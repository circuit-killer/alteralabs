==> flow/design.v <==
module Lab4(HEX0, CLOCK_50, SW);
  input CLOCK_50;
  input [9:0] SW;
  output [0:6] HEX0;
  wire [25:0] Count;
  wire [3:0] Q;
  wire Enable;
  Counter_Clock E0(.Q(Count), .Clk(CLOCK_50), .Clr(SW[0]), .En(Enable));
  Counter_4bit C0(.Q(Q), .Clr(SW[0]), .En(Enable), .Clk(CLOCK_50));
  Hex_Disp H0(.Value(Q[3:0]), .Disp(HEX0));
endmodule
module Counter_Clock(Q, Clk, Clr, En);
  input Clk, Clr;
  output reg [25:0] Q;
  output reg En;
  always @ (posedge Clk)
  begin
    if(~Clr)
    begin
      Q <= 26'b0;
      En <= 1'b0;
    end
    else
    begin
       if(Q == 10)
       begin
         Q <= 1'b0;
         En <= 1'b1;
       end
       else
       begin
         Q <= Q + 1;
         En <= 1'b0;
       end
    end
  end
endmodule
module Counter_4bit(Q, Clr, En, Clk);
  output reg [3:0] Q;
  input En, Clk, Clr;
  always @ (negedge Clk)
  begin
    if(~Clr)
    begin
      Q <= 4'b0;
    end
    else if(En)
    begin
      if(Q < 9)
      begin
        Q <= Q + 1;
      end
      else
      begin
        Q <= 4'b0;
      end
    end
  end
endmodule
module Hex_Disp(Value, Disp);
  input [3:0] Value;
  output reg [0:6] Disp;
  always @ *
  begin
    case (Value)
      4'h0 : Disp = 7'b0000001;
      4'h1 : Disp = 7'b1001111;
      4'h2 : Disp = 7'b0010010;
      4'h3 : Disp = 7'b0000110;
      4'h4 : Disp = 7'b1001100;
      4'h5 : Disp = 7'b0100100;
      4'h6 : Disp = 7'b0100000;
      4'h7 : Disp = 7'b0001111;
      4'h8 : Disp = 7'b0000000;
      4'h9 : Disp = 7'b0001100;
      4'hA : Disp = 7'b0001000;
      4'hB : Disp = 7'b1100000;
      4'hC : Disp = 7'b0110001;
      4'hD : Disp = 7'b1000010;
      4'hE : Disp = 7'b0110000;
      4'hF : Disp = 7'b0111000;
    endcase
  end
endmodule
* From RTL to reports: Lab4
What the tools print for Lab4, step after step.
Line numbers count from 1 in the design file above.
Operators: Yosys type, input widths -> output width; for muxes data width and select width s.
Cell names lack the library's common part.
The mark n/a stands for no value.
- Design top :: Lab4
- Clock :: CLOCK_50
- Library :: sky130hd
- Library corner :: tt_025C_1v80

* Word level
Source: Yosys, flattened and elaborated, memories not mapped. Widths are those after wreduce. Print and check cells do not count. Equal cells are merged and count once.
Yosys's memory passes give these memory sizes; they may raise the number of words (mostly to a power of two), join words into wider ones and drop unused or constant bits.
- Add/sub/neg operators :: 2
- Magnitude comparators :: 1
- Mux-type cells :: 4
- Equal/unequal tests :: 1
- Reductions and logical operators :: 1
- Bitwise logic cells :: 1
** Operator list (count)
- $add 26x1->26 const B :: 1
- $eq 26x4->1 const B :: 1
- $mux 4 :: 3
- $add 4x1->4 const B :: 1
- $lt 4x4->1 const B :: 1
- $reduce_or 2->1 :: 1
- $not 1->1 :: 1
- $mux 1 :: 1
- Elaborated cells :: 14
- Register bits after elaboration :: 31
- Word width x clocked read ports :: 7
- Memories :: 1
- Output and inout bits :: 7
- Memory bits (read-only) :: 112
** Memories
- (name not given) :: depth 16, bits a word 7, rd ports 1, write ports 0, line 65 : case (Value)

* Logic depth
Longest topological path by Yosys (ltp), each cell counted once; first at word level (registers and memories cut), then after technology mapping (sequential cells cut; the memories' decode and read muxes count).
- Depth after elaboration :: 4
- ABC_AREA :: 1
- Depth in mapped cells :: 14

* Synthesis result
The flow's flattened synthesis, as Yosys stat reports it; memories are mapped. The netlist is that of the ABC_AREA named above (0 if unset); the other value can give another one.
- Buffers :: 3
- Cell count :: 335
- Area of sequential cells :: 760.7 µm²
- Cell area after synthesis :: 2189.6 µm²
- Flip-flops :: 38
** Cells by type
- dfxtp_1 :: count 38, total area 760.73 µm²
- nand2_1 :: count 114, total area 427.91 µm²
- nor2_1 :: count 55, total area 206.448 µm²
- inv_1 :: count 39, total area 146.39 µm²
- ha_1 :: count 10, total area 125.12 µm²
- nand3_1 :: count 19, total area 95.091 µm²
- a21oi_1 :: count 15, total area 75.072 µm²
- nor2_4 :: count 5, total area 56.304 µm²
- nand2_2 :: count 6, total area 37.536 µm²
- o21ai_0 :: count 7, total area 35.034 µm²
- xnor2_1 :: count 4, total area 35.034 µm²
- xor2_1 :: count 4, total area 35.034 µm²
- nand3b_1 :: count 4, total area 30.029 µm²
- buf_6 :: count 2, total area 22.522 µm²
- nand3_2 :: count 2, total area 20.019 µm²
- nor2_2 :: count 3, total area 18.768 µm²
- xor2_2 :: count 1, total area 16.266 µm²
- or2_0 :: count 2, total area 12.512 µm²
Other cell types: 5; their cells: 5.

FLOW RESULTS
============

Flow measurements of Lab4 on sky130hd: 2 stored runs with different settings, listed in no order. Input and output delays are each 20% of the period that was set; the output load is 0.01 pF.
"power": no workload was simulated; the value follows from the tool's default switching activity.

* Entry A
** Files
==> flow/run.sh <==
#!/bin/bash
# the make line also repeats the synthesis and layout settings of config.mk as NAME=value (left out here)
make -C /OpenROAD-flow-scripts/flow DESIGN_CONFIG=/design/flow/config.mk WORK_HOME=/design/flow/orfs CLKGATE_MAP_FILE= finish
==> flow/config.mk <==
export PLATFORM = sky130hd
export DESIGN_NAME = Lab4
export DESIGN_NICKNAME = Lab4
export VERILOG_FILES = /design/flow/design.v
export SDC_FILE = /design/flow/constraint.sdc
export NUM_CORES = 4
export LEC_CHECK = 0
export ABC_AREA = 1
export CAP_MARGIN = 20
export CORE_ASPECT_RATIO = 1.58
export CORE_MARGIN = 2
export CORE_UTILIZATION = 19
export CTS_CLUSTER_SIZE = 47
export GPL_ROUTABILITY_DRIVEN = 0
export MIN_ROUTING_LAYER = met2
export PLACE_DENSITY_LB_ADDON = 0.05
export SETUP_SLACK_MARGIN = -0.79
export SLEW_MARGIN = 15
==> flow/constraint.sdc <==
create_clock -name core_clock -period 9.98 [get_ports {CLOCK_50}]
set_input_delay 1.9960 -clock core_clock [delete_from_list [all_inputs] [get_ports {CLOCK_50}]]
set_output_delay 1.9960 -clock core_clock [all_outputs]
set_load 0.01 [all_outputs]
** Results
- Setup slack of the worst path :: 1.540 ns
- Mapped cell area after synthesis :: 2,189.6 µm²
- Worst hold slack after layout :: 0.478 ns
- Die size :: 12,421.5 µm²
- Utilization :: 0.234
- Standard-cell area after layout :: 2,658.8 µm²
- Power :: 390.7 µW

* Entry B
** Files
==> flow/run.sh <==
#!/bin/bash
# the make line also repeats the synthesis and layout settings of config.mk as NAME=value (left out here)
make -C /OpenROAD-flow-scripts/flow DESIGN_CONFIG=/design/flow/config.mk WORK_HOME=/design/flow/orfs CLKGATE_MAP_FILE= finish
==> flow/config.mk <==
export PLATFORM = sky130hd
export DESIGN_NAME = Lab4
export DESIGN_NICKNAME = Lab4
export VERILOG_FILES = /design/flow/design.v
export SDC_FILE = /design/flow/constraint.sdc
export NUM_CORES = 4
export LEC_CHECK = 0
export CAP_MARGIN = 20
export CELL_PAD_IN_SITES_DETAIL_PLACEMENT = 1
export CELL_PAD_IN_SITES_GLOBAL_PLACEMENT = 1
export CORE_MARGIN = 2
export CORE_UTILIZATION = 35
export CTS_CLUSTER_DIAMETER = 58
export GPL_ROUTABILITY_DRIVEN = 1
export GPL_TIMING_DRIVEN = 0
export PLACE_DENSITY_LB_ADDON = 0.16
export SETUP_SLACK_MARGIN = 1.77
export SLEW_MARGIN = 20
export TNS_END_PERCENT = 60
==> flow/constraint.sdc <==
create_clock -name core_clock -period 6.72 [get_ports {CLOCK_50}]
set_input_delay 1.3440 -clock core_clock [delete_from_list [all_inputs] [get_ports {CLOCK_50}]]
set_output_delay 1.3440 -clock core_clock [all_outputs]
set_load 0.01 [all_outputs]
** Results
- Setup slack of the worst path :: 1.021 ns
- Mapped cell area after synthesis :: 1,936.9 µm²
- Worst hold slack after layout :: 0.487 ns
- Die size :: 6,145.0 µm²
- Utilization :: 0.448
- Standard-cell area after layout :: 2,437.3 µm²
- Power :: 462.3 µW
